==> flow/design.v <==
module iic(
    clk             , 
    rst_n           , 
    word_addr       , 
    wr              , 
    wr_data         , 
    wr_data_valid   , 
    rd              , 
    rd_data         , 
    rd_data_valid   , 
    iic_scl         , 
    iic_sda         , 
    done              
);
parameter CTR_BYTE  =   8'hA0;                   
parameter SYS_CLOCK =   50_000_000;              
parameter SCL_CLOCK =   400_000;                 
parameter SCL_CNT_M =   SYS_CLOCK / SCL_CLOCK;   
parameter W_ADDR    =   16;                      
parameter WR_DATA   =   8;                       
parameter RD_DATA   =   8;                       
parameter CNT0_DATA =   7;                       
parameter CNT1_BYTE =   6;                       
parameter WDATA	    =	50;						 
parameter CNT_PHASE =   2;                       
input                   clk;
input                   rst_n;
input   [W_ADDR-1:0]    word_addr;
input                   wr;
input   [WR_DATA-1:0]   wr_data;
input                   rd;
output                  wr_data_valid;
output  [RD_DATA-1:0]   rd_data;
output                  rd_data_valid;
output                  iic_scl;
output                  done;
inout                   iic_sda;
reg                     wr_data_valid;
reg     [RD_DATA-1:0]   rd_data;
reg                     rd_data_valid;
reg                     iic_scl;
reg                     done;
reg                     iic_out;
wire                    iic_in;
reg                     iic_en;
reg     [CNT0_DATA-1:0] cnt_sclk;
wire                    add_cnt_sclk;
wire                    end_cnt_sclk;
reg     [CNT1_BYTE-1:0] cnt_byte;
wire                    add_cnt_byte;
wire                    end_cnt_byte;
wire                    scl0;
wire                    scl1;
wire                    start_flag;
wire                    stop_flag;
wire                    wr_flag;
reg					    	sclk_valid;
reg	  [CNT1_BYTE-1:0]	cnt_byte_num;
reg	  [WDATA-1:0]		wdata;
wire							rd_flag;
wire                    rd2_start;
assign iic_sda = iic_en?iic_out:1'bz;
assign iic_in = iic_sda;
always @(posedge clk or negedge rst_n)begin
    if(!rst_n)begin
        cnt_sclk <= 0;
    end
    else if(add_cnt_sclk)begin
        if(end_cnt_sclk)
            cnt_sclk <= 0;
        else
            cnt_sclk <= cnt_sclk + 1'b1;
    end
end
assign add_cnt_sclk = sclk_valid;
assign end_cnt_sclk = add_cnt_sclk && cnt_sclk == SCL_CNT_M - 1;
always @(posedge clk or negedge rst_n)begin
    if(!rst_n)begin
        cnt_byte <= 0;
    end
    else if(add_cnt_byte)begin
        if(end_cnt_byte)
            cnt_byte <= 0;
        else
            cnt_byte <= cnt_byte + 1'b1;
    end
end
assign add_cnt_byte = end_cnt_sclk;
assign end_cnt_byte = add_cnt_byte && cnt_byte == cnt_byte_num - 1;
always @(posedge clk or negedge rst_n)begin
    if(!rst_n)begin
        sclk_valid <= 0;
    end
    else if(wr || rd)begin
        sclk_valid <= 1'b1;
    end
    else if(end_cnt_byte)begin
        sclk_valid <= 1'b0;
    end
end
always @(posedge clk or negedge rst_n)begin
    if(!rst_n)begin
        iic_scl <= 1;
    end
    else if(scl0)begin
        iic_scl <= 0;
    end
    else if(scl1)begin
        iic_scl <= 1;
    end
end
assign scl0         =   (add_cnt_sclk && cnt_sclk == SCL_CNT_M-1) && (!start_flag) && (!stop_flag) && !end_cnt_byte && !rd2_start;   
assign scl1         =   cnt_sclk == ((SCL_CNT_M >> 1) - 1) && add_cnt_sclk;                                                          
assign start_flag   =   (add_cnt_sclk && cnt_sclk == 0) && cnt_byte == 0;                                                            
assign stop_flag    =   (add_cnt_sclk && cnt_sclk == SCL_CNT_M-1) && cnt_byte == cnt_byte_num - 2;                                   
assign rd2_start    =   add_cnt_byte && cnt_byte == 28 && rd_data_valid;                                                             
always @(posedge clk or negedge rst_n)begin
    if(!rst_n)begin
        iic_out <= 1;
    end
    else if(wr_flag)begin
        iic_out <= wdata[(WDATA - 1) - cnt_byte];
    end
end
assign wr_flag = cnt_sclk == ((SCL_CNT_M >> 2) - 1) && add_cnt_sclk;
always @(posedge clk or negedge rst_n)begin
    if(!rst_n)begin
        rd_data <= 8'b0;
    end
    else if(rd_flag)begin
        rd_data <= {rd_data[6:0],iic_in};
    end
end
assign rd_flag = (cnt_sclk == ((3*(SCL_CNT_M >> 2)) - 1)) && add_cnt_sclk && (cnt_byte >= 39) && (cnt_byte < 47) && rd_data_valid;
always @(posedge clk or negedge rst_n)begin
    if(!rst_n)begin
        rd_data_valid <= 0;
    end
    else if(rd && !wr && !sclk_valid)begin
        rd_data_valid <= 1;
    end
    else if((wr && !rd && !sclk_valid) || end_cnt_byte)begin
        rd_data_valid <= 0;
    end
end
always @(posedge clk or negedge rst_n)begin
    if(!rst_n)begin
        wr_data_valid <= 0;
    end
    else if(wr && !rd && !sclk_valid)begin
        wr_data_valid <= 1;
    end
    else if((rd && !wr && !sclk_valid) || end_cnt_byte)begin
        wr_data_valid <= 0;
    end
end
always @(*)begin
    if(wr_data_valid)begin
        cnt_byte_num = 6'd39;
        wdata = {1'b0,CTR_BYTE | 8'h00,1'b0,word_addr[15:8],1'b0,word_addr[7:0],1'b0,wr_data,1'b0,1'b0,1'b1,11'b0};
    end
    else if(rd_data_valid)begin
        cnt_byte_num = 6'd50;
        wdata = {1'b0,CTR_BYTE | 8'h00,1'b0,word_addr[15:8],1'b0,word_addr[7:0],1'b0,1'b1,1'b0,CTR_BYTE | 8'h01,1'b0,8'b0,1'b1,1'b0,1'b1};
    end
	else begin
		  cnt_byte_num = 0;
        wdata = 0;
	end
end
always @(posedge clk or negedge rst_n)begin
    if(!rst_n)begin
        done <= 0;
    end
    else if(end_cnt_byte)begin
        done <= 1;
    end
    else
        done <= 0;
end
always @(posedge clk or negedge rst_n)begin
    if(!rst_n)begin
        iic_en <= 0;
    end
    else if(wr && !rd && !sclk_valid)begin
        iic_en <= 1;
    end
    else if((rd && !wr && !sclk_valid) || (rd_data_valid && (cnt_byte == 0 || cnt_byte == 46) && add_cnt_byte))begin
        iic_en <= 1;
    end
    else if(rd_data_valid && cnt_byte == 38 && add_cnt_byte)begin
        iic_en <= 0;
    end
	else if(done)begin
		iic_en <= 0;
	end
end
endmodule
**Reports on iic**

What the tools print for iic, step after step.
Lines are those of the file above, counted from 1.
Operators carry their Yosys type and port widths (W data, S select, Z words).
Cell names lack the library's common part.
Not given: n/a

- Design top: iic
- Clock input: clk
- Library: sky130hd
- Timing corner: tt_025C_1v80

**Word-level counts**

Yosys after proc, flatten, opt, wreduce and memory -nomap, before mapping. Memory bits, and registers merged into a memory's read port (data or address), are not among the register bits. Print and check cells are not counted. Equal cells are merged and count once.

- $add $sub $neg: 5
- Shift operators: 1
- Reduce/logical cells: 44
- Eq/ne operators: 9
- $lt $le $gt $ge: 2
- Multiplexer cells: 20

Operators by type and width:

| kind | count |
|---|---|
| $mux W49 | 2 |
| $eq A6 B32 Y1 | 2 |
| $shiftx A50 B7 Y1 | 1 |
| $logic_and A1 B1 Y1 | 25 |
| $mux W6 | 3 |
| $eq A7 B7 Y1 const B | 2 |
| $mux W1 | 14 |
| $eq A6 B6 Y1 const B | 2 |
| $reduce_bool A2 Y1 | 4 |
| $logic_not A1 Y1 | 7 |
| $sub A6 B1 Y7 const B | 1 |
| $sub A6 B2 Y7 const B | 1 |
| $sub A6 B6 Y7 const A | 1 |
| $add A7 B1 Y7 const B | 1 |
| $eq A7 B5 Y1 const B | 1 |
| $eq A7 B6 Y1 const B | 1 |
| $logic_not A7 Y1 | 1 |
| $mux W7 | 1 |
| $add A6 B1 Y6 const B | 1 |
| $eq A6 B5 Y1 const B | 1 |
| $ge A6 B6 Y1 const B | 1 |
| $lt A6 B6 Y1 const B | 1 |
| $logic_not A6 Y1 | 1 |
| $logic_or A1 B1 Y1 | 5 |
| $reduce_bool A4 Y1 | 1 |

- Input port bits: 28
- Elaborated cells: 91
- Output and inout bits: 13
- Flip-flop bits (word level): 28

**Longest topological paths**

Longest topological path by Yosys (ltp), each cell counted once; first at word level (registers and memories cut), then after technology mapping (sequential cells cut; the memories' decode and read muxes count).

- Depth after elaboration: 10
- ABC_AREA: 1
- Depth in mapped cells: 16
- Gate-level depth less buffers: 13

**Mapped cells and area**

Source: synth_stat.txt of the flow (Yosys; design flattened, memories mapped). It holds for the ABC_AREA given above (unset counts as 0); a run with the other value may have another netlist.
The area totals of this step are shown rounded.

Cell types:

| cell | count | total area (um^2) |
|---|---|---|
| dfrtp_1 | 25 | 625.6 |
| nand2_1 | 74 | 277.766 |
| nand3_1 | 26 | 130.125 |
| inv_1 | 31 | 116.362 |
| nor2_1 | 31 | 116.362 |
| ha_1 | 8 | 100.096 |
| mux2_2 | 8 | 90.086 |
| o21ai_0 | 13 | 65.062 |
| dfstp_2 | 2 | 52.55 |
| a21oi_1 | 9 | 45.043 |
| xor2_1 | 4 | 35.034 |
| nand4_1 | 4 | 25.024 |
| nor3_1 | 4 | 20.019 |
| nor3_4 | 1 | 16.266 |
| buf_2 | 3 | 15.014 |
| a31oi_1 | 2 | 12.512 |
| nand4_2 | 1 | 12.512 |
| nor2_4 | 1 | 11.261 |

Not listed: further types 15, cells in them 15.

- Buffer cells: 6
- Chip area (Yosys): 1,870 um^2
- Cell count: 262
- Mapped flip-flops: 27
- Area of sequential cells: 678 um^2

**Worst setup path after synthesis**

OpenSTA on the mapped netlist: ideal clock, no wires. The path of least setup slack (recovery checks aside). Input and output delay are each 20% of the period. Register names are those of the netlist, which keeps one name where synthesis merged equal registers.

- Kind: register -> register
- Start: reg cnt_byte[1]
- End: reg (no name shown)
- Path delay: 1.983 ns
- Buffers on the path: 3
- Required time: 3.790 ns
- Path slack: 1.867 ns
- Library setup time: 0.060 ns
- Period: 3.85 ns
- Arrival time: 1.923 ns
- Launch time at the first pin: 0.000 ns
- Driving pins on the path: 16
- Synthesis period reached: 1.983 ns

"path delay" is the arrival time less input delay plus setup time.
"driving pins on the path": output pins that drive a net of the path, with the launching flip-flop's if there is one; two outputs of one cell count as two.
"synthesis period reached" = period - worst setup slack (recovery checks aside). The figure is calculated, with input and output delays left at 20% of the set period.
A register here has more assigning lines than the two given.

- Path through: dfrtp_1 buf_2 inv_1 buf_2 ha_1 clkbuf_1 nand3_1 nand2_1 inv_1 a21oi_1 nand2_1 nand2_1 nand2_1 nand2_1 nand3_1 nand2_1

RTL lines, path after synthesis:

| what | line | text |
|---|---|---|
| start, declared | 49 | `reg     [CNT1_BYTE-1:0] cnt_byte;` |
| start, assigned | 79 | `cnt_byte <= 0;` |
| start, assigned | 85 | `cnt_byte <= cnt_byte + 1'b1;` |

No chain of elaborated cells between the ends is given.

FLOW RESULTS
============

Top module iic; platform sky130hd; tools Yosys and OpenROAD; 2 stored runs in no particular order. Input and output delays are each 20% of the period that was set; the output load is 0.01 pF.

### Run 1

==> flow/run.sh <==
#!/bin/bash
# the make line also repeats the synthesis and layout settings of config.mk as NAME=value (left out here)
make -C /OpenROAD-flow-scripts/flow DESIGN_CONFIG=/design/flow/config.mk WORK_HOME=/design/flow/orfs CLKGATE_MAP_FILE= finish
==> flow/config.mk <==
export PLATFORM = sky130hd
export DESIGN_NAME = iic
export DESIGN_NICKNAME = iic
export VERILOG_FILES = /design/flow/design.v
export SDC_FILE = /design/flow/constraint.sdc
export NUM_CORES = 4
export LEC_CHECK = 0
export ABC_AREA = 1
export CAP_MARGIN = 20
export CELL_PAD_IN_SITES_GLOBAL_PLACEMENT = 2
export CORE_MARGIN = 9
export CORE_UTILIZATION = 59
export CTS_CLUSTER_SIZE = 48
export HOLD_SLACK_MARGIN = 0.26
export MAX_ROUTING_LAYER = met5
export SETUP_SLACK_MARGIN = -0.01
export SLEW_MARGIN = 40
export TNS_END_PERCENT = 40
==> flow/constraint.sdc <==
create_clock -name core_clock -period 3.42 [get_ports {clk}]
set_input_delay 0.6840 -clock core_clock [delete_from_list [all_inputs] [get_ports {clk}]]
set_output_delay 0.6840 -clock core_clock [all_outputs]
set_load 0.01 [all_outputs]

Outcome of run 1: incomplete, placement halted on GPL-0301

### Run 2

==> flow/run.sh <==
#!/bin/bash
# the make line also repeats the synthesis and layout settings of config.mk as NAME=value (left out here)
make -C /OpenROAD-flow-scripts/flow DESIGN_CONFIG=/design/flow/config.mk WORK_HOME=/design/flow/orfs CLKGATE_MAP_FILE= finish
==> flow/config.mk <==
export PLATFORM = sky130hd
export DESIGN_NAME = iic
export DESIGN_NICKNAME = iic
export VERILOG_FILES = /design/flow/design.v
export SDC_FILE = /design/flow/constraint.sdc
export NUM_CORES = 4
export LEC_CHECK = 0
export CAP_MARGIN = 20
export CELL_PAD_IN_SITES_DETAIL_PLACEMENT = 2
export CORE_MARGIN = 10
export CORE_UTILIZATION = 45
export CTS_CLUSTER_SIZE = 52
export GPL_ROUTABILITY_DRIVEN = 0
export GPL_TIMING_DRIVEN = 0
export PLACE_DENSITY = 0.78
export SETUP_SLACK_MARGIN = 0.44
export SLEW_MARGIN = 5
==> flow/constraint.sdc <==
create_clock -name core_clock -period 2.75 [get_ports {clk}]
set_input_delay 0.5500 -clock core_clock [delete_from_list [all_inputs] [get_ports {clk}]]
set_output_delay 0.5500 -clock core_clock [all_outputs]
set_load 0.01 [all_outputs]

Outcome of run 2: incomplete, placement halted on DPL-0033
