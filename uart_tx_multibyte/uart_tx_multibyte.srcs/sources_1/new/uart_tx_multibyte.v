==> flow/design.v <==
module my_uart_tx(
   clk      ,   
   rst_n    ,   
   data     ,   
   send_en  ,   
   baud_set ,   
   uart_tx  ,   
   tx_done      
);
parameter   DATA_W   =  8;
parameter   SET_W    =  3;
parameter   BYTE_D   =  10;
parameter   BAUT_W   =  17;
parameter   BYTE_W   =  4;
input                   clk;
input                   rst_n;
input    [DATA_W-1:0]   data;
input                   send_en;
input    [SET_W-1:0]    baud_set;
output                  uart_tx;
output                  tx_done;
reg                     uart_tx;
reg                     tx_done;
reg      [BAUT_W-1:0]   cnt_baud;
reg      [BAUT_W-1:0]   baud;
wire                    add_cnt_baud;
wire                    end_cnt_baud;
reg      [BYTE_W-1:0]   cnt_byte;
wire                    add_cnt_byte;
wire                    end_cnt_byte;              
reg      [BYTE_D-1:0]   uart_data;
reg                     cnt_baud_flag;
always @(posedge clk or negedge rst_n)begin
   if(!rst_n)
      cnt_baud <= 0;
   else if(add_cnt_baud)begin
      if(end_cnt_baud)
         cnt_baud <= 0;
      else
         cnt_baud <= cnt_baud + 1'b1;
   end
end
assign add_cnt_baud = cnt_baud_flag;
assign end_cnt_baud = add_cnt_baud && cnt_baud == baud - 1;
always @(posedge clk or negedge rst_n)begin
   if(!rst_n)
      cnt_byte <= 0;
   else if(add_cnt_byte)begin
      if(end_cnt_byte)
         cnt_byte <= 0;
      else
         cnt_byte <= cnt_byte + 1'b1;
   end
end
assign add_cnt_byte = end_cnt_baud;
assign end_cnt_byte = add_cnt_byte && cnt_byte == BYTE_D - 1;
always @(posedge clk or negedge rst_n)begin
   if(!rst_n)
      uart_tx <= 1;
   else if(cnt_baud == 0 && add_cnt_baud)
      uart_tx <= uart_data[cnt_byte];
end
always @(posedge clk or negedge rst_n)begin
   if(!rst_n)
      uart_data <= 10'b0;
   else if(!cnt_baud_flag && send_en)
      uart_data <= {1'b1,data,1'b0};
end
always @(posedge clk or negedge rst_n)begin
   if(!rst_n)
      cnt_baud_flag <= 0;
   else if(send_en)
      cnt_baud_flag <= 1;
   else if(end_cnt_byte)
      cnt_baud_flag <= 0;
end
always @(*)begin
   case(baud_set)
      3'd0:baud = 17'd83333; 
      3'd1:baud = 17'd41666; 
      3'd2:baud = 17'd20833; 
      3'd3:baud = 17'd10416; 
      3'd4:baud = 17'd5208 ; 
      3'd5:baud = 17'd2604 ; 
      3'd6:baud = 17'd1302 ; 
      3'd7:baud = 17'd868  ; 
      default:
         baud = 0;
   endcase
end
always @(posedge clk or negedge rst_n)begin
   if(!rst_n)
      tx_done <= 0;
   else if(end_cnt_byte)
      tx_done <= 1;
   else
      tx_done <= 0;
end
endmodule
`timescale 1ns / 1ns
module uart_tx_multibyte(
   clk      ,   
   rst_n    ,   
   data_n   ,   
   trans_go ,   
   uart_tx      
);
parameter   IDLE     =  3'b001;   
parameter   S1       =  3'b010;   
parameter   S2       =  3'b100;   
parameter   DATAN_W  =  40;    
parameter   CNTBY_N  =  5;     
parameter   CNTBY_W  =  3;     
parameter   DATA_W   =  8;     
parameter   STATE_W  =  3;     
input                   clk;
input                   rst_n;
input    [DATAN_W-1:0]  data_n;
input                   trans_go;
output                  uart_tx;
wire                    uart_tx;
reg      [CNTBY_W-1:0]  cnt_bytes;
wire                    add_cnt_bytes;
wire                    end_cnt_bytes;
reg                     cnt_bytes_flag;
wire                    tx_done;
reg      [DATA_W-1:0]   data;
reg                     send_en;
reg      [STATE_W-1:0]  state_c;
reg      [STATE_W-1:0]  state_n;
wire                    IDLE2S1_start;
wire                    S12S2_start;   
wire                    S22S1_start ;  
wire                    S22IDLE_start ;
reg      [DATAN_W-1:0]  data_tmp;
my_uart_tx my_uart_tx(
   .clk        (clk),       
   .rst_n      (rst_n),     
   .data       (data),      
   .send_en    (send_en),   
   .baud_set   (4'd4),      
   .uart_tx    (uart_tx),   
   .tx_done    (tx_done)    
);
always @(posedge clk or negedge rst_n)begin
   if(!rst_n)
      cnt_bytes <= 0;
   else if(add_cnt_bytes)begin
      if(end_cnt_bytes)
         cnt_bytes <= 0;
      else
         cnt_bytes <= cnt_bytes + 1'b1;
   end
end
assign add_cnt_bytes = cnt_bytes_flag;
assign end_cnt_bytes = add_cnt_bytes && cnt_bytes == CNTBY_N - 1;
always @(*)begin
   if(tx_done)
      cnt_bytes_flag = 1;
   else
      cnt_bytes_flag = 0;
end
always @(posedge clk or negedge rst_n)begin
   if(!rst_n)
      state_c <= IDLE;
   else
      state_c <= state_n;
end
always @(*)begin
   case(state_c)
      IDLE:begin
         if(IDLE2S1_start)
            state_n = S1;
         else
            state_n = state_c;
      end
      S1:begin
         if(S12S2_start)
            state_n = S2;
         else
            state_n = state_c;
      end
      S2:begin
         if(S22S1_start)
            state_n = S1;
         else if(S22IDLE_start)
            state_n = IDLE;
         else
            state_n = state_c;
      end
      default:
         state_n = IDLE;
   endcase
end
assign IDLE2S1_start =  state_c==IDLE  && trans_go;
assign S12S2_start   =  state_c==S1    && send_en;
assign S22S1_start   =  state_c==S2    && tx_done && !end_cnt_bytes;
assign S22IDLE_start =  state_c==S2    && end_cnt_bytes;
always @(posedge clk or negedge rst_n)begin
   if(!rst_n)
      send_en <= 0;
   else if(state_c == S1)
      send_en <= 1;
   else
      send_en <= 0;
end
always @(posedge clk or negedge rst_n)begin
   if(!rst_n)begin
      data <= 0;
      data_tmp <= 0;      
   end
	else if(state_c == IDLE)begin
		data <= 0;
		data_tmp <= data_n;
	end
   else if(state_c == S1 && !send_en)begin
      data <= data_tmp[7:0];
      data_tmp <= {data_tmp[7:0],data_tmp[DATAN_W-1:8]};
   end
end
endmodule
From RTL to reports: uart_tx_multibyte
Tool output for the design above, in the order of the flow.
Line numbers count from 1 in the design file above.
Cell names lack the library's common part.
{"block": "inputs", "design": "uart_tx_multibyte", "clk_port": "clk", "cell_library": "sky130hd", "lib_corner": "tt_025C_1v80"}

After elaboration
Yosys after proc, flatten, opt, wreduce and memory -nomap, before mapping. Memory bits, and registers merged into a memory's read port (data or address), are not among the register bits. Print and check cells are not counted. Equal cells are merged and count once.
Memory sizes are those after Yosys's memory passes, which may raise the word count (mostly to a power of two), join words into wider ones and drop unused or constant bits.
{"block": "bits", "register_bits": 88, "latchBits": 0, "rom_bits": 136, "ramBits": 0, "in_bits": 43, "wordCells": 61, "output_inout_bits": 1, "clocked_rd_ports_x_width": 0, "n_memories": 1}
{"block": "mem_list", "name": "(no name shown)", "words": 8, "word_bits": 17, "rd": 1, "wr": 0, "line": 78, "source": "case(baud_set)"}
{"block": "classes", "multipliers": 0, "n_addsub": 4, "n_reduce_logical": 18, "compare": 0, "div_mod_pow": 0, "n_eq": 9, "mux": 17, "shifts": 1, "logic": 0}
{"block": "ops", "operator": "2-to-1 mux 40 bit", "count": 2}
{"block": "ops", "operator": "equality test 17 x 32 -> 1 bit", "count": 1}
{"block": "ops", "operator": "subtractor 17 x 1 -> 18 bit (second input constant)", "count": 1}
{"block": "ops", "operator": "adder 17 x 1 -> 17 bit (second input constant)", "count": 1}
{"block": "ops", "operator": "logical NOT 17 bit", "count": 1}
{"block": "ops", "operator": "2-to-1 mux 17 bit", "count": 1}
{"block": "ops", "operator": "2-to-1 mux 8 bit", "count": 2}
{"block": "ops", "operator": "2-to-1 mux 3 bit", "count": 5}
{"block": "ops", "operator": "logical AND 1 bit", "count": 11}
{"block": "ops", "operator": "variable part select 10 x 4 -> 1 bit", "count": 1}
{"block": "ops", "operator": "case mux 3 bit (select 3 bit)", "count": 1}
{"block": "ops", "operator": "equality test 3 bit (second input constant)", "count": 2}
{"block": "ops", "operator": "2-to-1 mux 1 bit", "count": 5}
{"block": "ops", "operator": "!= test 2 bit (second input constant)", "count": 2}
{"block": "ops", "operator": "nonzero test 2 bit", "count": 2}
{"block": "ops", "operator": "adder 4 x 1 -> 4 bit (second input constant)", "count": 1}
{"block": "ops", "operator": "equality test 4 bit (second input constant)", "count": 1}
{"block": "ops", "operator": "2-to-1 mux 4 bit", "count": 1}
{"block": "ops", "operator": "logical NOT 1 bit", "count": 3}
{"block": "ops", "operator": "adder 3 x 1 -> 3 bit (second input constant)", "count": 1}
{"block": "ops", "operator": "equality test 3 x 1 -> 1 bit (second input constant)", "count": 1}
{"block": "ops", "operator": "equality test 3 x 2 -> 1 bit (second input constant)", "count": 1}
{"block": "ops", "operator": "!= test 3 bit (second input constant)", "count": 1}
{"block": "ops", "operator": "AND reduction 3 bit", "count": 1}

Longest topological paths
Depth = most cells in a row (Yosys ltp): at word level without a register or memory, in the mapped netlist without a sequential cell, where the memories' decode and read muxes count.
{"block": "depth", "depth_word": 6, "abc_area": 0, "mapped_depth": 7}

Synthesis result
Source: synth_stat.txt of the flow (Yosys; design flattened, memories mapped). It holds for the ABC_AREA given above (unset counts as 0); a run with the other value may have another netlist.
{"block": "mapped", "ffs": 88, "cell_count": 383, "buffers": 23, "yosys_area_um2": 3997.6}
{"block": "by_type", "cell_type": "dfrtp_1", "count": 86}
{"block": "by_type", "cell_type": "mux2i_1", "count": 34}
{"block": "by_type", "cell_type": "nand2_1", "count": 70}
{"block": "by_type", "cell_type": "o21ai_0", "count": 39}
{"block": "by_type", "cell_type": "mux2_2", "count": 11}
{"block": "by_type", "cell_type": "nor2_1", "count": 22}
{"block": "by_type", "cell_type": "ha_1", "count": 6}
{"block": "by_type", "cell_type": "xnor2_1", "count": 8}
{"block": "by_type", "cell_type": "xor2_1", "count": 7}
{"block": "by_type", "cell_type": "dfstp_2", "count": 2}
{"block": "by_type", "cell_type": "a21oi_1", "count": 10}
{"block": "by_type", "cell_type": "a31oi_1", "count": 8}
{"block": "by_type", "cell_type": "and3_1", "count": 8}
{"block": "by_type", "cell_type": "clkbuf_1", "count": 12}
{"block": "by_type", "cell_type": "nand3_1", "count": 9}
{"block": "by_type", "cell_type": "nand4_1", "count": 6}
{"block": "by_type", "cell_type": "buf_2", "count": 7}
{"block": "by_type", "cell_type": "buf_6", "count": 3}
Not listed: further types 20, cells in them 35.
By module: a second synthesis without flattening, with its own total; a netlist apart from the flattened one above.
{"block": "unflattened", "hier_cells": 484, "area_unflattened_um2": 4688.2}
Rows give one instance, submodules left out.
{"block": "by_module", "mod": "uart_tx_multibyte", "n_cells": 242, "n_inst": 1, "mod_area_um2": 2424.8}
{"block": "by_module", "mod": "my_uart_tx", "n_cells": 242, "n_inst": 1, "mod_area_um2": 2263.4}

Path before layout
OpenSTA on the mapped netlist: ideal clock, no wires. The path of least setup slack (recovery checks aside). Input and output delay are each 20% of the period. Register names are those of the netlist, which keeps one name where synthesis merged equal registers.
{"block": "synth_path", "kind": "register -> register", "from": "reg my_uart_tx.cnt_baud[7]", "to": "reg my_uart_tx.cnt_byte[0]", "arrival_time_ns": 1.452, "required_ns": 1.345, "setup_slack_ns": -0.107, "t_first_pin_ns": 0.000, "delay_ns": 1.577, "driving_pins": 7, "setup_ns": 0.125, "clock_period_ns": 1.47, "period_less_setup_slack_ns": 1.577}
"delay_ns" = arrival - input delay + setup time.
"driving_pins": output pins that drive a net of the path, with the launching flip-flop's if there is one; two outputs of one cell count as two.
"period_less_setup_slack_ns" is the clock period less the worst setup slack; recovery checks do not enter. This is arithmetic on one report: input and output delays are still those of the set period (20% each).
The rows between start and end are the longest chain of elaborated cells between them; the timing report does not say that the signal goes this way. Where chains are equally long, one stands for them.
A line is the first line of the expression or statement that the cell stems from. Yosys adds cells for indexed reads and writes and turns some case tables into memories.
A register here has more assigning lines than the two given.
{"block": "synth_via", "cell_sequence": "dfrtp_1 > nor4_1 > and3_1 > buf_6 > and2_4 > buf_6 > mux2_4", "elab_chain_cells": 4}
{"block": "synth_rtl", "element": "start: declaration", "line": 24, "source": "reg      [BAUT_W-1:0]   cnt_baud;"}
{"block": "synth_rtl", "element": "start: assignment", "line": 35, "source": "cnt_baud <= 0;"}
{"block": "synth_rtl", "element": "start: assignment", "line": 40, "source": "cnt_baud <= cnt_baud + 1'b1;"}
{"block": "synth_rtl", "element": "equality test 17 x 32 -> 1 bit", "line": 44, "source": "assign end_cnt_baud = add_cnt_baud && cnt_baud == baud - 1;"}
{"block": "synth_rtl", "element": "logical AND 1 bit", "line": 44}
{"block": "synth_rtl", "element": "logical AND 1 bit", "line": 56, "source": "assign end_cnt_byte = add_cnt_byte && cnt_byte == BYTE_D - 1;"}
{"block": "synth_rtl", "element": "2-to-1 mux 4 bit", "line": 49, "source": "if(end_cnt_byte)"}
{"block": "synth_rtl", "element": "end: assignment", "line": 50, "source": "cnt_byte <= 0;"}
{"block": "synth_rtl", "element": "end: assignment", "line": 52, "source": "cnt_byte <= cnt_byte + 1'b1;"}
{"block": "synth_rtl", "element": "end: declaration", "line": 28, "source": "reg      [BYTE_W-1:0]   cnt_byte;"}

Worst path after layout
From the final timing report of entry A: the path of least setup slack in the routed layout; clock arrival at registers is part of the times.
{"block": "layout_path", "kind": "register -> output", "from": "reg my_uart_tx.uart_tx", "to": "out uart_tx", "t_first_pin_ns": 0.34, "driving_pins": 2, "required_ns": 1.79, "arrival_time_ns": 1.40, "setup_slack_ns": 0.39, "clock_period_ns": 2.24, "out_delay_ns": 0.45}
{"block": "layout_via", "cell_sequence": "dfstp_2 > clkdlybuf4s50_1", "elab_chain_cells": 0}
{"block": "layout_rtl", "element": "start: declaration", "line": 20, "source": "output                  uart_tx;"}
{"block": "layout_rtl", "element": "start: assignment", "line": 59, "source": "uart_tx <= 1;"}
{"block": "layout_rtl", "element": "start: assignment", "line": 61, "source": "uart_tx <= uart_data[cnt_byte];"}
{"block": "layout_rtl", "element": "end: declaration", "line": 120, "source": "output                  uart_tx;"}

--- measured runs ---
Flow measurements of uart_tx_multibyte on sky130hd: 2 stored runs with different settings, listed in no order. Input and output delays are each 20% of the period that was set; the output load is 0.01 pF.

{"run": "entry A", "settings": { "period_ns": 2.24, "CORE_UTILIZATION": 40, "PLACE_DENSITY_LB_ADDON": 0.18, "CTS_CLUSTER_SIZE": 57, "CTS_CLUSTER_DIAMETER": 350, "MIN_ROUTING_LAYER": "met1", "CAP_MARGIN": 20, "CORE_MARGIN": 2, "SLEW_MARGIN": 20 }, "results": { "total_negative_slack_ns": 0.000, "design.die.area_um2": 10809.8, "post_route_util_pct": 48.9, "post_synth_area_um2": 3997.6, "final_setup_ws_ns": 0.391 }}
{"run": "entry B", "settings": { "period_ns": 2.57, "CAP_MARGIN": 20, "CORE_MARGIN": 2, "CORE_UTILIZATION": 40, "SLEW_MARGIN": 20 }, "results": { "total_negative_slack_ns": 0.000, "design.die.area_um2": 10809.8, "post_route_util_pct": 48.7, "post_synth_area_um2": 3997.6, "final_setup_ws_ns": 0.637 }}
--- end ---
