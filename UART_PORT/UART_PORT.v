==> flow/design.v <==
module UART_PORT(
	clk		,
	rst_n	,
	rx_uart	,
	tx_vld	,
	tx_data	,	
	rx_data	,
	uart_tx
);
input		  			clk;
input	  	  			rst_n;
input	  				rx_uart;
input					tx_vld;
input	[8-1:0]		tx_data;
output[8-1:0]		rx_data;
output			   uart_tx;
wire 	[8-1:0] 		rx_data;
wire 					uart_tx;
uart_rx UART_RX(
	.clk	(clk),
	.rst_n	(rst_n),
	.rx_uart(rx_uart),
	.rx_data(rx_data)
);
uart_tx UART_TX(
	.clk	(clk),
	.rst_n	(rst_n),
	.tx_vld	(tx_vld),
	.tx_data(tx_data),
	.uart_tx(uart_tx)
);
endmodule
module uart_rx(
    clk     ,
    rst_n   ,
    rx_uart ,
    rx_data
);
parameter   DATA_R =    8;
parameter   DATA_0 =   13;
parameter   DATA_1 =    4;
input                               clk;
input                             rst_n;
input                           rx_uart;
output      [DATA_R-1:0]        rx_data;
reg         [DATA_R-1:0]        rx_data;
reg         [DATA_0-1:0]           cnt0;
wire                           add_cnt0;
wire                           end_cnt0;
reg         [DATA_1-1:0]       cnt1    ;
wire                           add_cnt1;
wire                           end_cnt1;
wire                              nedge;
reg								    flag_add;
always @(posedge clk or negedge rst_n)begin
    if(!rst_n)begin
        cnt0 <= 0;
    end
    else if(add_cnt0)begin
        if(end_cnt0)
            cnt0 <= 0;
        else
            cnt0 = cnt0 + 1'b1;
    end
end
assign add_cnt0 = flag_add;
assign end_cnt0 = add_cnt0 && cnt0 == 5208 - 1;
always @(posedge clk or negedge rst_n)begin
    if(!rst_n)begin
        cnt1 <= 0;
    end
    else if(add_cnt1)begin
        if(end_cnt1)
            cnt1 <= 0;
        else
            cnt1 <= cnt1 + 1'b1;
    end
end
assign add_cnt1 = end_cnt0;
assign end_cnt1 = add_cnt1 && cnt1 == 9 - 1;
reg[2:0]        uart_sync;
always @(posedge clk or negedge rst_n)begin
    if(!rst_n)begin
        uart_sync <= 3'b111;
    end
    else
        uart_sync <= {uart_sync[1:0],rx_uart};
end
assign nedge = uart_sync[2:1] == 2'b10;
always @(posedge clk or negedge rst_n)begin
    if(!rst_n)begin
        flag_add <= 0;
    end
    else if(nedge)begin
        flag_add <= 1;
    end
    else if(end_cnt1)begin
        flag_add <= 0;
    end
end
always @(posedge clk or negedge rst_n)begin
    if(!rst_n)begin
        rx_data <= 8'h00;
    end
    else if (add_cnt0 && cnt0 == 5208/2 - 1 && cnt1 > 0) begin
        rx_data[cnt1 - 1] <= rx_uart;
    end
end
endmodule
module uart_tx(
    clk     ,
    rst_n   ,
    tx_vld  ,
    tx_data ,
    uart_tx
);
parameter   DATA_T =            8;
parameter   DATA_0 =           13;
parameter   DATA_1 =            4;
input                         clk;
input                       rst_n;
input                      tx_vld;
input       [DATA_T-1:0]  tx_data;
output                    uart_tx;
reg					      uart_tx;
reg         [DATA_0-1:0]     cnt0;
wire                     add_cnt0;
wire                     end_cnt0;
reg         [DATA_1-1:0]     cnt1;
wire                     add_cnt1;
wire                     end_cnt1;
reg                      add_flag;
reg         [9:0]    tx_data_temp;
wire                    load_data;
wire                      en_send;
always @(posedge clk or negedge rst_n)begin
    if(!rst_n)begin
        cnt0 <= 0;
    end
    else if(add_cnt0)begin
        if(end_cnt0)
            cnt0 <= 0;
        else
            cnt0 <= cnt0 + 1'b1;
    end
end
assign add_cnt0 = add_flag;
assign end_cnt0 = add_cnt0 && cnt0 == 5208 - 1;
always @(posedge clk or negedge rst_n)begin
    if(!rst_n)begin
        cnt1 <= 0;
    end
    else if(add_cnt1)begin
        if(end_cnt1)
            cnt1 <= 0;
        else
            cnt1 <= cnt1 + 1'b1;
    end
end
assign add_cnt1 = end_cnt0;
assign end_cnt1 = add_cnt1 && cnt1 == 10 - 1;
always @(posedge clk or negedge rst_n)begin
    if(!rst_n)begin
        add_flag <= 0;
    end
    else if(tx_vld)begin
        add_flag <= 1;
    end
    else if(end_cnt1)begin
        add_flag <= 0;
    end
end
always @(posedge clk or negedge rst_n)begin
    if(!rst_n)begin
        tx_data_temp <= 0;
    end
    else if(load_data)begin
        tx_data_temp <= {1'b1,tx_data,1'b0};
    end
end
assign load_data = tx_vld && !add_flag;
always @(posedge clk or negedge rst_n)begin
    if(!rst_n)begin
        uart_tx <= 1; 
    end
    else if(en_send)begin
        uart_tx <= tx_data_temp[cnt1];
    end
end
assign en_send = add_cnt0 && cnt0 == 0;
endmodule
Reports on UART_PORT --
Tool output for the design above, in the order of the flow. Line numbers count from 1 in the design file above. A cell with n/a has no value.
Design: top module UART_PORT, clock input clk, library sky130hd, library corner tt_025C_1v80

After elaboration --
Counts by Yosys on the flattened word-level netlist (proc, flatten, opt, wreduce; memories kept). Register bits leave out memories and registers merged into their read ports (data or address). Print and check cells are left out. Cells with the same type and inputs are merged into one.
Operators by class: add/sub/neg operators 6, magnitude comparators 1, eq/ne operators 6, shifts and indexed selects 3, multiplexer cells 8, bitwise operators 3, reductions and logical operators 12
Operator list (number):
- variable shift 1 x 33 -> 8 bit | 1
- variable shift 1 x 33 -> 8 bit (first input constant) | 1
- negation 32 -> 33 bit | 1
- adder 13 x 1 -> 13 bit (second input constant) | 2
- equality test 13 bit (second input constant) | 2
- 2-to-1 mux 13 bit | 2
- equality test 13 x 12 -> 1 bit (second input constant) | 1
- logical NOT 13 bit | 1
- indexed select 10 x 4 -> 1 bit | 1
- logical AND 1 bit | 8
- adder 4 x 1 -> 4 bit (second input constant) | 2
- equality test 4 bit (second input constant) | 2
- AND 8 bit | 1
- bitwise OR 8 bit | 1
- inverter 8 bit | 1
- 2-to-1 mux 4 bit | 2
- subtractor 4 x 1 -> 5 bit (second input constant) | 1
- nonzero test 2 bit | 2
- greater-than comparator 4 x 1 -> 1 bit (second input constant) | 1
- 2-to-1 mux 1 bit | 4
- equality test 2 bit (second input constant) | 1
- logical NOT 1 bit | 1
Bit counts: bits in registers 57, output and inout bits 9

Logic depth --
Longest topological path by Yosys (ltp), each cell counted once; first at word level (registers and memories cut), then after technology mapping (sequential cells cut; the memories' decode and read muxes count).
Logic depth: depth in word-level cells 6, ABC_AREA 0, depth in mapped cells 13

Mapped cells and area --
Yosys stat after the flow's synthesis: flattened, memories mapped to cells. It holds for the ABC_AREA given above (unset counts as 0); a run with the other value may have another netlist. Totals and module areas in this step are rounded.
Synthesis totals: standard cells after synthesis 301, synthesis area 0.00315 mm2, area of sequential cells 0.00143 mm2, flip-flops 57, buffers 12
Cell types:
- sky130_fd_sc_hd__dfrtp_1 | number 53, total area 1.33E+03 um2
- sky130_fd_sc_hd__ha_1 | number 16, total area 200.192 um2
- sky130_fd_sc_hd__mux2_2 | number 11, total area 123.869 um2
- sky130_fd_sc_hd__nor2_1 | number 32, total area 120.115 um2
- sky130_fd_sc_hd__nand2_1 | number 31, total area 116.362 um2
- sky130_fd_sc_hd__dfstp_2 | number 4, total area 105.101 um2
- sky130_fd_sc_hd__xor2_1 | number 12, total area 105.101 um2
- sky130_fd_sc_hd__mux2_1 | number 9, total area 101.347 um2
- sky130_fd_sc_hd__xnor2_1 | number 11, total area 96.342 um2
- sky130_fd_sc_hd__nor4b_4 | number 3, total area 71.318 um2
- sky130_fd_sc_hd__nand4_1 | number 11, total area 68.816 um2
- sky130_fd_sc_hd__nand3_1 | number 11, total area 55.053 um2
- sky130_fd_sc_hd__inv_1 | number 11, total area 41.29 um2
- sky130_fd_sc_hd__nor3_1 | number 8, total area 40.038 um2
- sky130_fd_sc_hd__and3_1 | number 5, total area 31.28 um2
- sky130_fd_sc_hd__nor4_1 | number 5, total area 31.28 um2
- sky130_fd_sc_hd__clkbuf_1 | number 8, total area 30.029 um2
- sky130_fd_sc_hd__o21ai_0 | number 6, total area 30.029 um2
Other cell types: 32; their cells: 54. By module: a second synthesis without flattening, with its own total; a netlist apart from the flattened one above.
Unflattened totals: cells (unflattened synthesis) 291, area (unflattened synthesis) 0.00314 mm2
Each row is one instance without its submodules.
Modules:
- uart_rx | instances 1, cells 165, area 0.00174 mm2, sequential area 0.000729 mm2
- uart_tx | instances 1, cells 126, area 0.0014 mm2, sequential area 0.000702 mm2
- UART_PORT | instances 1, cells 0, area 0 mm2, sequential area 0 mm2

Timing after synthesis --
OpenSTA on the mapped netlist: ideal clock, no wires. The path of least setup slack (recovery checks aside). Input and output delay are each 20% of the period. Register names are those of the netlist, which keeps one name where synthesis merged equal registers.
Path post-synthesis: path type flip-flop to flip-flop, start register UART_RX.cnt1[0], end register UART_RX.rx_data[2], period 5.06 ns, setup time 0.128 ns, time at the first pin 0.000 ns, arrival 3.294 ns, required time 4.932 ns, slack 1.638 ns, path delay 3.422 ns, driving pins on the path 14, buffers on the path 2, period reached after synthesis 3.422 ns
"path delay" is the arrival time less input delay plus setup time. "driving pins on the path": output pins that drive a net of the path, with the launching flip-flop's if there is one; two outputs of one cell count as two. "period reached after synthesis" = period - worst setup slack (recovery checks aside). The figure is calculated, with input and output delays left at 20% of the set period. The rows between start and end are the longest chain of elaborated cells between them; the timing report does not say that the signal goes this way. Where chains are equally long, one stands for them. Each line given opens the expression or statement behind the cell; cells for indexed reads and writes are added by Yosys, which also makes memories of some case tables. A register here has more assigning lines than the two given. Where a signal picks the word or bit written, the line may be left out of the assigning lines.
Between the ends, post-synthesis: cells stage by stage sky130_fd_sc_hd__dfrtp_1 > sky130_fd_sc_hd__buf_2 > sky130_fd_sc_hd__inv_1 > sky130_fd_sc_hd__ha_1 > sky130_fd_sc_hd__clkbuf_1 > sky130_fd_sc_hd__nand2_1 > sky130_fd_sc_hd__nor2_1 > sky130_fd_sc_hd__nand2_1 > sky130_fd_sc_hd__ha_1 > sky130_fd_sc_hd__nor4b_1 > sky130_fd_sc_hd__nand4_1 > sky130_fd_sc_hd__a21o_4 > sky130_fd_sc_hd__nor4_1 > sky130_fd_sc_hd__mux2_1, length of the longest elaborated chain 6
RTL lines, path post-synthesis:
- from (decl) | RTL line 50 | reg         [DATA_1-1:0]       cnt1    ;
- from (assign) | RTL line 70 | cnt1 <= 0;
- from (assign) | RTL line 76 | cnt1 <= cnt1 + 1'b1;
- subtractor 4 x 1 -> 5 bit | RTL line 106 | rx_data[cnt1 - 1] <= rx_uart;
- negation 32 -> 33 bit | RTL line 106
- variable shift 1 x 33 -> 8 bit | RTL line 106
- inverter 8 bit | RTL line 106
- AND 8 bit | RTL line 106
- bitwise OR 8 bit | RTL line 106
- to (assign) | RTL line 103 | rx_data <= 8'h00;
- to (decl) | RTL line 45 | output      [DATA_R-1:0]        rx_data;

==> runs of UART_PORT <==
Module UART_PORT, platform sky130hd: 2 stored runs of the flow (Yosys, OpenROAD) with differing settings, in no particular order. Input and output delays are each 20% of the period that was set; the output load is 0.01 pF.

[flow run 1] flow files
==> flow/run.sh <==
#!/bin/bash
# the make line also repeats the synthesis and layout settings of config.mk as NAME=value (left out here)
make -C /OpenROAD-flow-scripts/flow DESIGN_CONFIG=/design/flow/config.mk WORK_HOME=/design/flow/orfs CLKGATE_MAP_FILE= finish
==> flow/config.mk <==
export PLATFORM = sky130hd
export DESIGN_NAME = UART_PORT
export DESIGN_NICKNAME = UART_PORT
export VERILOG_FILES = /design/flow/design.v
export SDC_FILE = /design/flow/constraint.sdc
export NUM_CORES = 4
export LEC_CHECK = 0
export ABC_AREA = 0
export CAP_MARGIN = 20
export CELL_PAD_IN_SITES_GLOBAL_PLACEMENT = 2
export CORE_ASPECT_RATIO = 0.67
export CORE_MARGIN = 9
export CORE_UTILIZATION = 72
export CTS_CLUSTER_DIAMETER = 177
export MAX_ROUTING_LAYER = met4
export PLACE_DENSITY = 0.65
export SETUP_SLACK_MARGIN = 0.32
export SLEW_MARGIN = 20
==> flow/constraint.sdc <==
create_clock -name core_clock -period 2.31 [get_ports {clk}]
set_input_delay 0.4620 -clock core_clock [delete_from_list [all_inputs] [get_ports {clk}]]
set_output_delay 0.4620 -clock core_clock [all_outputs]
set_load 0.01 [all_outputs]

[flow run 1] result: unfinished; error GPL-0301 in placement

[flow run 2] flow files
==> flow/run.sh <==
#!/bin/bash
# the make line also repeats the synthesis and layout settings of config.mk as NAME=value (left out here)
make -C /OpenROAD-flow-scripts/flow DESIGN_CONFIG=/design/flow/config.mk WORK_HOME=/design/flow/orfs CLKGATE_MAP_FILE= finish
==> flow/config.mk <==
export PLATFORM = sky130hd
export DESIGN_NAME = UART_PORT
export DESIGN_NICKNAME = UART_PORT
export VERILOG_FILES = /design/flow/design.v
export SDC_FILE = /design/flow/constraint.sdc
export NUM_CORES = 4
export LEC_CHECK = 0
export CAP_MARGIN = 25
export CELL_PAD_IN_SITES_DETAIL_PLACEMENT = 0
export CELL_PAD_IN_SITES_GLOBAL_PLACEMENT = 3
export CORE_ASPECT_RATIO = 0.61
export CORE_MARGIN = 2
export CORE_UTILIZATION = 55
export CTS_CLUSTER_DIAMETER = 255
export MAX_ROUTING_LAYER = met4
export PLACE_DENSITY_LB_ADDON = 0.16
export SLEW_MARGIN = 20
==> flow/constraint.sdc <==
create_clock -name core_clock -period 3.32 [get_ports {clk}]
set_input_delay 0.6640 -clock core_clock [delete_from_list [all_inputs] [get_ports {clk}]]
set_output_delay 0.6640 -clock core_clock [all_outputs]
set_load 0.01 [all_outputs]

[flow run 2] result: unfinished; error FLW-0024 in placement
